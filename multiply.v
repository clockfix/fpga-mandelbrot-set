==> flow/design.v <==
module multiply #(
    parameter
    SIGN_WIDTH = 1,
    EXPONENT_WIDTH = 8,
    MANTISSA_WIDTH = 18
)
(   
    input            clk,
    input [ 26 :0]   input_a,
    input [ 26 :0]   input_b,
    output [ 26 :0]  output_q,
    output           underflow
);
reg [35 : 0 ] reg_multiply = 0;      
reg [8 : 0 ]  reg_summ1 = 0;         
reg [8 : 0 ]  reg_summ2 = 0;         
reg           reg_sign = 0;          
reg [17 : 0 ] reg_mantissa1 = 0;  
reg [17 : 0 ] reg_mantissa2 = 0;     
reg [8 : 0 ]  reg_summ3 = 0;         
always@(posedge clk) begin
    if (input_a[17:0] == 0 || input_b[17:0] == 0) begin   
        reg_multiply <= 0;
        reg_summ1 <= 0 ;
        reg_summ2 <= 0 ;
        reg_sign <= 0;
        end
    else begin
        reg_multiply <= input_a[17:0] * input_b[17:0];           
        reg_summ1 <= input_a[25:18] + input_b[25:18] - 8'h7F ;   
        reg_summ2 <= input_a[25:18] + input_b[25:18] - 8'h80 ;
        reg_sign <= input_a[26] ^ input_b[26];                   
        end
end
always@* begin
    reg_mantissa1 <= reg_multiply >> 18 ; 
    reg_mantissa2 <= reg_multiply >> 17 ;            
    reg_summ3 <= input_a[25:18] + input_b[25:18];    
end
assign underflow =  reg_summ3 < 8'h7F     
                        ? 1'b1 : 1'b0 ;
assign output_q  = reg_multiply[35]  ? 
                        { reg_sign , reg_summ1[7:0] , reg_mantissa1[17:0] } 
                        :
                        { reg_sign , reg_summ2[7:0] , reg_mantissa2[17:0] }
                    ;
endmodule
[Step by step through the tools: multiply]
What the tools print for multiply, step after step.
Line numbers count from 1 in the design file above.
Operators carry their Yosys type and port widths (W data, S select, Z words).
The mark n/a stands for no value.
Inputs
  top: multiply
  clock input: clk
  library: sky130hd
  timing corner: tt_025C_1v80

[Word-level counts]
Yosys after proc, flatten, opt, wreduce and memory -nomap, before mapping. Enables and synchronous resets that opt folds into registers are not counted as muxes. Memory bits, and registers merged into a memory's read port (data or address), are not among the register bits. Print and check cells are not counted. Equal cells are merged and count once.
Storage and ports
  flip-flop bits (word level): 53
  bits in latches: 0
  memory bits (writable): 0
  ROM bits: 0
  clocked read ports x word width: 0
  memories: 0
  input bits: 55
Cells by class
  $add $sub $neg: 3
  multipliers: 1
  div/mod/pow operators: 0
  order comparisons: 1
  equality and inequality tests: 0
  shift-type cells: 0
  muxes and demuxes: 2
  bitwise logic cells: 1
  reduce/logical cells: 3
Operators with widths (count)
  $mul A18 B18 Y36: 1
  $logic_not A18 Y1: 2
  $mux W26: 1
  $add A8 B8 Y9: 1
  $lt A9 B7 Y1 const B: 1
  $sub A8 B7 Y8 const B: 1
  $sub A8 B8 Y8 const B: 1
  $xor A1 B1 Y1: 1
  $logic_or A1 B1 Y1: 1
  $mux W1: 1

[Longest topological paths]
Longest topological path by Yosys (ltp), each cell counted once; first at word level (registers and memories cut), then after technology mapping (sequential cells cut; the memories' decode and read muxes count).
Logic depth
  depth after elaboration: 3
  ABC_AREA: 0
  depth in mapped cells: 23
  mapped depth without buffers: 21

[Netlist]
Yosys stat after the flow's synthesis: flattened, memories mapped to cells. It holds for the ABC_AREA given above (unset counts as 0); a run with the other value may have another netlist.
Synthesis totals
  cells in the netlist: 1406
  mapped area: 12229.2 um^2
  sequential part of the area: 720.7 um^2
  flip-flop cells: 36
  buffer cells: 83
Cells by type
  sky130_fd_sc_hd__fa_1: count 255, area in all 5.1E+03 um^2
  sky130_fd_sc_hd__ha_1: count 116, area in all 1.45E+03 um^2
  sky130_fd_sc_hd__inv_1: count 290, area in all 1.09E+03 um^2
  sky130_fd_sc_hd__and2_1: count 141, area in all 882.096 um^2
  sky130_fd_sc_hd__nand2_1: count 201, area in all 754.474 um^2
  sky130_fd_sc_hd__dfxtp_1: count 36, area in all 720.691 um^2
  sky130_fd_sc_hd__mux2_2: count 26, area in all 292.781 um^2
  sky130_fd_sc_hd__clkbuf_1: count 67, area in all 251.491 um^2
  sky130_fd_sc_hd__a21oi_1: count 37, area in all 185.178 um^2
  sky130_fd_sc_hd__nor2_1: count 41, area in all 153.898 um^2
  sky130_fd_sc_hd__o21ai_0: count 28, area in all 140.134 um^2
  sky130_fd_sc_hd__xnor2_1: count 13, area in all 113.859 um^2
  sky130_fd_sc_hd__xor2_1: count 11, area in all 96.342 um^2
  sky130_fd_sc_hd__nand3_1: count 18, area in all 90.086 um^2
  sky130_fd_sc_hd__nor3_1: count 15, area in all 75.072 um^2
  sky130_fd_sc_hd__nor4_1: count 9, area in all 56.304 um^2
  sky130_fd_sc_hd__a21o_1: count 7, area in all 52.55 um^2
  sky130_fd_sc_hd__and3_1: count 8, area in all 50.048 um^2
Other cell types: 40; their cells: 87.

[Path before layout]
OpenSTA on the mapped netlist: ideal clock, no wires. The path of least setup slack (recovery checks aside). Input and output delay are each 20% of the period. Register names are those of the netlist, which keeps one name where synthesis merged equal registers.
Timing post-synthesis
  path kind: input to register
  start: input port input_b[9]
  end: register reg_multiply[35]
  period: 10.6 ns
  input delay: 2.120 ns
  setup time: 0.066 ns
  arrival: 7.558 ns
  setup slack: 2.976 ns
  path delay: 5.504 ns
  stages: 23
  path buffers: 3
  synthesis period reached: 7.624 ns
"path delay" = arrival - input delay + setup time.
"stages" counts driving pins, that of a launching flip-flop among them; a cell with two outputs on the path counts twice.
"synthesis period reached" is the clock period less the worst setup slack; recovery checks do not enter. This is arithmetic on one report: input and output delays are still those of the set period (20% each).
Between the ends stands the longest chain of elaborated cells between them, by number of cells; it is not shown to be the way that was timed. Of several equally long chains one is given.
A line is the first line of the expression or statement that the cell stems from. Yosys adds cells for indexed reads and writes and turns some case tables into memories.
On the way, post-synthesis
  cell sequence: sky130_fd_sc_hd__clkbuf_1 > sky130_fd_sc_hd__clkbuf_1 > sky130_fd_sc_hd__nand2_1 > sky130_fd_sc_hd__fa_1 > sky130_fd_sc_hd__inv_1 > sky130_fd_sc_hd__fa_1 > sky130_fd_sc_hd__inv_1 > sky130_fd_sc_hd__fa_1 > sky130_fd_sc_hd__inv_1 > sky130_fd_sc_hd__fa_1 > sky130_fd_sc_hd__fa_1 > sky130_fd_sc_hd__inv_1 > sky130_fd_sc_hd__fa_1 > sky130_fd_sc_hd__inv_1 > sky130_fd_sc_hd__ha_1 > sky130_fd_sc_hd__clkbuf_2 > sky130_fd_sc_hd__nand4_1 > sky130_fd_sc_hd__nor2_1 > sky130_fd_sc_hd__a211oi_1 > sky130_fd_sc_hd__o21ai_1 > sky130_fd_sc_hd__o311a_1 > sky130_fd_sc_hd__or3_1 > sky130_fd_sc_hd__a21oi_2
  cells in the longest elaborated chain: 2
  elaborated cells between the ends (all ways): 3
  RTL lines with such cells: 2
RTL lines, path post-synthesis
  from (decl): line 10  | input [ 26 :0]   input_b,
  $logic_not A18 Y1: line 22  | if (input_a[17:0] == 0 || input_b[17:0] == 0) begin
  $logic_or A1 B1 Y1: line 22
  to (assign): line 23  | reg_multiply <= 0;
  to (assign): line 29  | reg_multiply <= input_a[17:0] * input_b[17:0];
  to (decl): line 14  | reg [35 : 0 ] reg_multiply = 0;

[Worst path after layout]
From the final timing report of stored run 1: the path of least setup slack in the routed layout; clock arrival at registers is part of the times.
Timing post-layout
  path kind: input to register
  start: input port input_a[12]
  end: register reg_multiply[28]
  period: 12.3 ns
  input delay: 2.46 ns
  setup time: 0.10 ns
  arrival: 8.92 ns
  setup slack: 3.55 ns
  stages: 19
  path buffers: 1
Between the ends stands the longest chain of elaborated cells between them, by number of cells; it is not shown to be the way that was timed. Of several equally long chains one is given.
On the way, post-layout
  cell sequence: sky130_fd_sc_hd__clkdlybuf4s50_1 > sky130_fd_sc_hd__nand2_1 > sky130_fd_sc_hd__fa_1 > sky130_fd_sc_hd__fa_1 > sky130_fd_sc_hd__fa_1 > sky130_fd_sc_hd__inv_1 > sky130_fd_sc_hd__fa_1 > sky130_fd_sc_hd__fa_1 > sky130_fd_sc_hd__inv_1 > sky130_fd_sc_hd__fa_1 > sky130_fd_sc_hd__inv_1 > sky130_fd_sc_hd__ha_1 > sky130_fd_sc_hd__nand3_1 > sky130_fd_sc_hd__nor3_1 > sky130_fd_sc_hd__o21ai_0 > sky130_fd_sc_hd__o31ai_4 > sky130_fd_sc_hd__o2111ai_1 > sky130_fd_sc_hd__nand3_1 > sky130_fd_sc_hd__nor3b_1
  cells in the longest elaborated chain: 2
  elaborated cells between the ends (all ways): 3
  RTL lines with such cells: 2
RTL lines, path post-layout
  from (decl): line 9  | input [ 26 :0]   input_a,
  $logic_not A18 Y1: line 22  | if (input_a[17:0] == 0 || input_b[17:0] == 0) begin
  $logic_or A1 B1 Y1: line 22
  to (assign): line 23  | reg_multiply <= 0;
  to (assign): line 29  | reg_multiply <= input_a[17:0] * input_b[17:0];
  to (decl): line 14  | reg [35 : 0 ] reg_multiply = 0;

Add stored flow runs of multiply

Measured data: module multiply, platform sky130hd, 2 stored runs of the flow under differing settings, order arbitrary. Input and output delays are each 20% of the period that was set; the output load is 0.01 pF.
"achieved clock period (ns)": clock period set for the run, less the worst setup slack. It is reckoned from that one timing run; input and output delays stay at 20% of the period that was set.
"worst setup path time (ns)" = time allowed to the worst setup path (clock period - input delay - output delay, where it has them) - its slack; a late launch clock adds to it, a late capture clock takes from it.

Flow files of stored run 1
==> flow/run.sh <==
#!/bin/bash
# the make line also repeats the synthesis and layout settings of config.mk as NAME=value (left out here)
make -C /OpenROAD-flow-scripts/flow DESIGN_CONFIG=/design/flow/config.mk WORK_HOME=/design/flow/orfs CLKGATE_MAP_FILE= finish
==> flow/config.mk <==
export PLATFORM = sky130hd
export DESIGN_NAME = multiply
export DESIGN_NICKNAME = multiply
export VERILOG_FILES = /design/flow/design.v
export SDC_FILE = /design/flow/constraint.sdc
export NUM_CORES = 4
export LEC_CHECK = 0
export CAP_MARGIN = 40
export CORE_ASPECT_RATIO = 0.82
export CORE_MARGIN = 6
export CORE_UTILIZATION = 57
export CTS_CLUSTER_SIZE = 32
export MAX_ROUTING_LAYER = met4
export PLACE_DENSITY_LB_ADDON = 0.03
export SLEW_MARGIN = 20
export TNS_END_PERCENT = 45
==> flow/constraint.sdc <==
create_clock -name core_clock -period 12.3 [get_ports {clk}]
set_input_delay 2.4600 -clock core_clock [delete_from_list [all_inputs] [get_ports {clk}]]
set_output_delay 2.4600 -clock core_clock [all_outputs]
set_load 0.01 [all_outputs]

report of stored run 1
yosys chip area after synthesis (um^2): 12229.2
finish__design__die__area: 25131.9
finish__design__instance__area__stdcell: 13529.2
finish__timing__setup__ws: 3.548
finish__timing__setup__tns: 0.000
finish__timing__hold__ws: 2.832
achieved clock period (ns): 8.752
worst setup path time (ns): 6.29
worst setup path kind: input to register

Flow files of stored run 2
==> flow/run.sh <==
#!/bin/bash
# the make line also repeats the synthesis and layout settings of config.mk as NAME=value (left out here)
make -C /OpenROAD-flow-scripts/flow DESIGN_CONFIG=/design/flow/config.mk WORK_HOME=/design/flow/orfs CLKGATE_MAP_FILE= finish
==> flow/config.mk <==
export PLATFORM = sky130hd
export DESIGN_NAME = multiply
export DESIGN_NICKNAME = multiply
export VERILOG_FILES = /design/flow/design.v
export SDC_FILE = /design/flow/constraint.sdc
export NUM_CORES = 4
export LEC_CHECK = 0
export ABC_AREA = 0
export CAP_MARGIN = 20
export CELL_PAD_IN_SITES_DETAIL_PLACEMENT = 1
export CELL_PAD_IN_SITES_GLOBAL_PLACEMENT = 0
export CORE_MARGIN = 2
export CORE_UTILIZATION = 32
export CTS_CLUSTER_DIAMETER = 177
export SETUP_SLACK_MARGIN = -1.21
export SLEW_MARGIN = 15
==> flow/constraint.sdc <==
create_clock -name core_clock -period 12.8 [get_ports {clk}]
set_input_delay 2.5600 -clock core_clock [delete_from_list [all_inputs] [get_ports {clk}]]
set_output_delay 2.5600 -clock core_clock [all_outputs]
set_load 0.01 [all_outputs]

report of stored run 2
yosys chip area after synthesis (um^2): 12229.2
finish__design__die__area: 39796.3
finish__design__instance__area__stdcell: 13543.0
finish__timing__setup__ws: 3.768
finish__timing__setup__tns: 0.000
finish__timing__hold__ws: 2.941
achieved clock period (ns): 9.032
worst setup path time (ns): 6.47
worst setup path kind: input to register
