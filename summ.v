==> flow/design.v <==
module summ #(
    parameter
    SIGN_WIDTH = 1,
    EXPONENT_WIDTH = 8,
    MANTISSA_WIDTH = 18,
    SIZE = 2           
)
(   
    input            clk,
    input [ 26 :0]   input_a,
    input [ 26 :0]   input_b,
    input            start,
    output [ 26 :0]  output_q,
    output           done,
    output           overflow,
    output           underflow
);
localparam  [SIZE-1 :0] IDLE            = 'h0,
                        SHIFT           = 'h1,
                        SUMM            = 'h2,
                        NORM            = 'h3;
reg [SIZE-1:0]          r_state=IDLE, 
                        r_next=IDLE;     
reg [ 18 :0 ]   r_large_mantissa1   = 'b0,
                r_small_mantissa1   = 'b0,
                r_large_mantissa2   = 'b0,
                r_small_mantissa2   = 'b0,
                r_large_mantissa3   = 'b0,
                r_small_mantissa3   = 'b0, 
                r_large_mantissa4   = 'b0,
                r_small_mantissa4   = 'b0;
reg [ 7 :0 ]    r_large_exponent1   = 'b0,
                r_large_exponent2   = 'b0,
                r_large_exponent3   = 'b0,
                r_large_exponent4   = 'b0;
reg             r_large_sign        = 'b0,
                r_small_sign        = 'b0;  
reg [ 7 :0 ]    r_delta_exponent    = 'b0; 
reg             r_done              = 'b0;
reg             r_overflow          = 'b0;
reg             r_underflow         = 'b0;
always @(posedge clk ) begin
        r_state <= r_next;
end
always@(posedge clk) begin
    case(r_state)
        IDLE    :   
            begin
                r_done <= 'b0;
                if (start == 1'b1)
                begin
                    if (input_a[25:18] > input_b[25:18]) 
                    begin
                        r_large_mantissa1 <= input_a[17:0];
                        r_small_mantissa1 <= input_b[17:0];
                        r_large_exponent1 <= input_a[25:18];
                        r_large_sign <= input_a[26];
                        r_small_sign <= input_a[26];
                        r_delta_exponent <= input_a[25:18] - input_b[25:18];
                        r_next <=  SHIFT;
                    end
                    else if (input_a[25:18] < input_b[25:18])
                    begin
                        r_large_mantissa1 <= input_b[17:0];
                        r_small_mantissa1 <= input_a[17:0];
                        r_large_exponent1 <= input_b[25:18];
                        r_large_sign <= input_b[26];
                        r_small_sign <= input_a[26];
                        r_delta_exponent <= input_b[25:18] - input_a[25:18];
                        r_next <=  SHIFT;
                    end
                    else if (input_a[25:18] == input_b[25:18]) 
                    begin
                        r_large_mantissa1 <= input_a[17:0];
                        r_small_mantissa1 <= input_b[17:0];
                        r_large_exponent1 <= input_a[25:18];
                        r_large_sign <= input_a[26];
                        r_small_sign <= input_a[26];
                        r_next <=  SUMM;
                    end
                end
            end
        SHIFT   :   
            begin
                r_next <=  SUMM;
                case(r_delta_exponent)
                    'd1     :   r_small_mantissa2 <= r_small_mantissa1 >> 1;
                    'd2     :   r_small_mantissa2 <= r_small_mantissa1 >> 2;
                    'd3     :   r_small_mantissa2 <= r_small_mantissa1 >> 3;
                    'd4     :   r_small_mantissa2 <= r_small_mantissa1 >> 4;
                    'd5     :   r_small_mantissa2 <= r_small_mantissa1 >> 5;
                    'd6     :   r_small_mantissa2 <= r_small_mantissa1 >> 6;
                    'd7     :   r_small_mantissa2 <= r_small_mantissa1 >> 7;
                    'd8     :   r_small_mantissa2 <= r_small_mantissa1 >> 8;
                    'd9     :   r_small_mantissa2 <= r_small_mantissa1 >> 9;
                    'd10    :   r_small_mantissa2 <= r_small_mantissa1 >> 10;
                    'd11    :   r_small_mantissa2 <= r_small_mantissa1 >> 11;
                    'd12    :   r_small_mantissa2 <= r_small_mantissa1 >> 12;
                    'd13    :   r_small_mantissa2 <= r_small_mantissa1 >> 13;
                    'd14    :   r_small_mantissa2 <= r_small_mantissa1 >> 14;
                    'd15    :   r_small_mantissa2 <= r_small_mantissa1 >> 15;
                    'd16    :   r_small_mantissa2 <= r_small_mantissa1 >> 16;
                    'd17    :   r_small_mantissa2 <= r_small_mantissa1 >> 17;
                    default :   r_small_mantissa2 <= 0;   
                endcase        
            end
        SUMM    :   
            begin
                r_next <= NORM;
                case(r_large_sign == r_small_sign)
                    1'b1    :   r_large_mantissa3 <= r_large_mantissa2 + r_small_mantissa2; 
                    1'b0    :   r_large_mantissa3 <= r_large_mantissa2 - r_small_mantissa2;   
                endcase       
            end
        NORM    :   
            begin
                r_next <= IDLE;
                r_done <= 'b1;
                if (r_large_mantissa[18]) 
                begin
                    r_large_mantissa4 <= r_large_mantissa3 >> 1; 
                    if (r_large_exponent < 255)
                        begin r_large_exponent <= r_large_exponent + 1; end 
                    else 
                        begin r_overflow <= 1; end
                end 
                else if (r_large_mantissa[17])  
                begin
                    r_large_mantissa4 <= r_large_mantissa3 << 1;
                    if (r_large_exponent > 0)
                        begin r_large_exponent <= r_large_exponent - 1; end 
                    else 
                        begin r_underflow <= 1; end
                end 
            end
        default : r_next <= IDLE;           
    endcase
end
assign done = r_done;
assign output_q = { r_large_sign, r_large_exponent4[7:0], r_large_mantissa4[17:0]  };
endmodule
## Reports on summ

The steps from the RTL of summ to its reports follow in flow order.
Line numbers count from 1 in the design file above.
Operators: Yosys type, input widths -> output width; for muxes data width and select width s.
Library cell names are shortened.
A cell with n/a has no value.

| design | value |
|---|---|
| top | summ |
| clock port | clk |
| cell library | sky130hd |
| library corner | tt_025C_1v80 |

## After elaboration

Counts by Yosys on the flattened word-level netlist (proc, flatten, opt, wreduce; memories kept). Register bits leave out memories and registers merged into their read ports (data or address). Print and check cells are left out. Cells with the same type and inputs are merged into one.

| operators by class | value |
|---|---|
| equality and inequality tests | 6 |
| reduce/logical cells | 6 |
| multiplexer cells | 9 |
| magnitude comparators | 2 |

Operators with widths:

| operator | count |
|---|---|
| $gt 8x8->1 | 1 |
| $lt 8x8->1 | 1 |
| $eq 8x8->1 | 1 |
| $pmux 2 s4 | 1 |
| $mux 2 | 4 |
| $reduce_and 3->1 | 2 |
| $eq 2x2->1 const B | 2 |
| $ne 4x4->1 const B | 1 |
| $reduce_bool 4->1 | 1 |
| $reduce_bool 3->1 | 1 |
| $mux 1 | 3 |
| $eq 2x1->1 const B | 1 |
| $ne 2x2->1 const B | 1 |
| $logic_not 2->1 | 1 |
| $reduce_bool 2->1 | 1 |
| $pmux 1 s2 | 1 |

| storage and ports | value |
|---|---|
| input bits | 56 |
| cells after elaboration | 27 |
| register bits after elaboration | 6 |

## Longest topological paths

Depth = most cells in a row (Yosys ltp): at word level without a register or memory, in the mapped netlist without a sequential cell, where the memories' decode and read muxes count.

| logic depth | value |
|---|---|
| word-level depth | 6 |
| ABC_AREA | 0 |
| depth in mapped cells | 6 |
| depth with buffers taken out | 6 |

## After synthesis

Yosys stat after the flow's synthesis: flattened, memories mapped to cells. It holds for the ABC_AREA given above (unset counts as 0); a run with the other value may have another netlist.
Totals and module areas in this step are rounded.

Cells by type:

| type | count | area in all (µm²) |
|---|---|---|
| buf_4 | 29 | 217.709 |
| ha_1 | 12 | 150.144 |
| edfxtp_1 | 4 | 120.115 |
| inv_1 | 12 | 45.043 |
| dfxtp_1 | 2 | 40.038 |
| a21oi_1 | 5 | 25.024 |
| o21bai_4 | 1 | 18.768 |
| nor2b_4 | 1 | 13.763 |
| nand2b_1 | 2 | 12.512 |
| o211ai_2 | 1 | 12.512 |
| nand2_1 | 3 | 11.261 |
| nand3_1 | 2 | 10.01 |
| a211o_1 | 1 | 8.758 |
| o2bb2ai_1 | 1 | 8.758 |
| o21a_1 | 1 | 7.507 |
| and2_1 | 1 | 6.256 |
| nand4_1 | 1 | 6.256 |
| nor3_1 | 1 | 5.005 |

Not listed: further types 2, cells in them 2.

| mapped netlist | value |
|---|---|
| flip-flops | 6 |
| chip area (Yosys) | 730 µm² |
| cell count | 82 |
| area of sequential cells | 160 µm² |

## Timing after synthesis

Path of least setup slack by OpenSTA after synthesis, without wires, with an ideal clock, recovery checks aside; 20% of the period is set as input and as output delay. Where synthesis merged equal registers, the netlist keeps one of their names.

| path after synthesis | value |
|---|---|
| kind | in2reg |
| from | in input_b[25] |
| to | reg r_next[1] |
| path delay | 1,051 ps |
| stages on the path | 6 |
| launch time at the first pin | 308 ps |
| clock period | 1,540 ps |
| slack | 181 ps |
| buffers on the path | 0 |
| data arrival time | 1,102 ps |
| synthesis period reached | 1,359 ps |

"path delay" is the arrival time less input delay plus setup time.
"stages on the path" counts driving pins, that of a launching flip-flop among them; a cell with two outputs on the path counts twice.
"synthesis period reached" = period - worst setup slack (recovery checks aside). The figure is calculated, with input and output delays left at 20% of the set period.
Between the ends stands the longest chain of elaborated cells between them, by number of cells; it is not shown to be the way that was timed. Of several equally long chains one is given.
Each line given opens the expression or statement behind the cell; cells for indexed reads and writes are added by Yosys, which also makes memories of some case tables.
At most two assigning lines are given for a register; there are more.
The path ends at the data pin of a flip-flop with enable; ways to the enable are not counted.

| between the ends, after synthesis | value |
|---|---|
| path through | inv_1 -> ha_1 -> a21oi_1 -> o21a_1 -> nand3_1 -> o2bb2ai_1 |
| length of the longest elaborated chain | 6 |
| elaborated cells between the ends (all ways) | 8 |
| classes of those cells | compare (2); eq/ne (1); mux (5) |

Ends and longest elaborated chain, after synthesis:

| item | RTL line | RTL |
|---|---|---|
| start, declared | 11 | `input [ 26 :0]   input_b,` |
| $eq 8x8->1 | 72 | `else if (input_a[25:18] == input_b[25:18])` |
| $mux 2 | 72 |  |
| $mux 2 | 62 | `else if (input_a[25:18] < input_b[25:18])` |
| $mux 2 | 52 | `if (input_a[25:18] > input_b[25:18])` |
| $mux 2 | 50 | `if (start == 1'b1)` |
| $pmux 2 s4 | 46 | `case(r_state)` |
| end, assigned | 60 | `r_next <=  SHIFT;` |
| end, assigned | 70 | `r_next <=  SHIFT;` |
| end, declared | 23 | `r_next=IDLE;` |

## Worst path after layout

From the final timing report of record 1: the path of least setup slack in the routed layout; clock arrival at registers is part of the times.
The path's times are printed in steps of 10 ps; the period is the one set.

| path after layout | value |
|---|---|
| kind | in2reg |
| from | in input_b[25] |
| to | reg r_next[1] |
| slack | 10 ps |
| clock period | 1,190 ps |
| launch time at the first pin | 240 ps |
| buffers on the path | 1 |
| stages on the path | 7 |
| data arrival time | 1,170 ps |

Between the ends stands the longest chain of elaborated cells between them, by number of cells; it is not shown to be the way that was timed. Of several equally long chains one is given.
At most two assigning lines are given for a register; there are more.
The path ends at the data pin of a flip-flop with enable; ways to the enable are not counted.

| between the ends, after layout | value |
|---|---|
| path through | buf_8 -> inv_4 -> ha_4 -> a21oi_4 -> o21a_1 -> nand3_2 -> o2bb2ai_1 |
| length of the longest elaborated chain | 6 |
| elaborated cells between the ends (all ways) | 8 |
| classes of those cells | compare (2); eq/ne (1); mux (5) |

Ends and longest elaborated chain, after layout:

| item | RTL line | RTL |
|---|---|---|
| start, declared | 11 | `input [ 26 :0]   input_b,` |
| $eq 8x8->1 | 72 | `else if (input_a[25:18] == input_b[25:18])` |
| $mux 2 | 72 |  |
| $mux 2 | 62 | `else if (input_a[25:18] < input_b[25:18])` |
| $mux 2 | 52 | `if (input_a[25:18] > input_b[25:18])` |
| $mux 2 | 50 | `if (start == 1'b1)` |
| $pmux 2 s4 | 46 | `case(r_state)` |
| end, assigned | 60 | `r_next <=  SHIFT;` |
| end, assigned | 70 | `r_next <=  SHIFT;` |
| end, declared | 23 | `r_next=IDLE;` |

Hand-over note for summ

Flow measurements of summ on sky130hd: 2 stored runs with different settings, listed in no order. Input and output delays are each 20% of the period that was set; the output load is 0.01 pF.
"achieved clock period": clock period set for the run, less the worst setup slack. It is reckoned from that one timing run; input and output delays stay at 20% of the period that was set.
"worst path time" = time allowed to the worst setup path (clock period - input delay - output delay, where it has them) - its slack; a late launch clock adds to it, a late capture clock takes from it.
"overall power" is the tool's figure for a default switching activity; nothing was simulated.
"worst path time" is given in steps of 10 ps.
The measured numbers are rounded.

#### Record 1

| setting | value |
|---|---|
| period_ns | `1.19` |
| CORE_UTILIZATION | `48` |
| SETUP_SLACK_MARGIN | `0.04` |
| PLACE_DENSITY_LB_ADDON | `0.25` |
| GPL_TIMING_DRIVEN | `0` |
| CTS_CLUSTER_SIZE | `98` |
| CAP_MARGIN | `5` |
| SLEW_MARGIN | `10` |
| CORE_MARGIN | `2` |

| result | value |
|---|---|
| total negative slack on setup checks | 0 ps |
| netlist area reported by Yosys | 730 µm² |
| die outline area | 1,800 µm² |
| utilization of the finished layout | 90% |
| achieved clock period | 1,178 ps |
| overall power | 1.4 mW |
| smallest setup slack | 12 ps |
| worst hold slack in the final report | 340 ps |
| worst path time | 940 ps |
| critical path kind | in2reg |
| standard-cell area after layout | 1,300 µm² |

#### Record 2

| setting | value |
|---|---|
| period_ns | `1.88` |
| CORE_UTILIZATION | `29` |
| PLACE_DENSITY_LB_ADDON | `0.12` |
| CELL_PAD_IN_SITES_GLOBAL_PLACEMENT | `0` |
| ABC_AREA | `1` |
| GPL_ROUTABILITY_DRIVEN | `0` |
| CAP_MARGIN | `15` |
| MIN_ROUTING_LAYER | `met2` |
| CORE_MARGIN | `2` |
| SLEW_MARGIN | `20` |

| result | value |
|---|---|
| total negative slack on setup checks | 0 ps |
| netlist area reported by Yosys | 710 µm² |
| die outline area | 2,900 µm² |
| utilization of the finished layout | 39% |
| achieved clock period | 1,683 ps |
| overall power | 0.65 mW |
| smallest setup slack | 200 ps |
| worst hold slack in the final report | 340 ps |
| worst path time | 1,310 ps |
| critical path kind | in2reg |
| standard-cell area after layout | 880 µm² |

End of note.
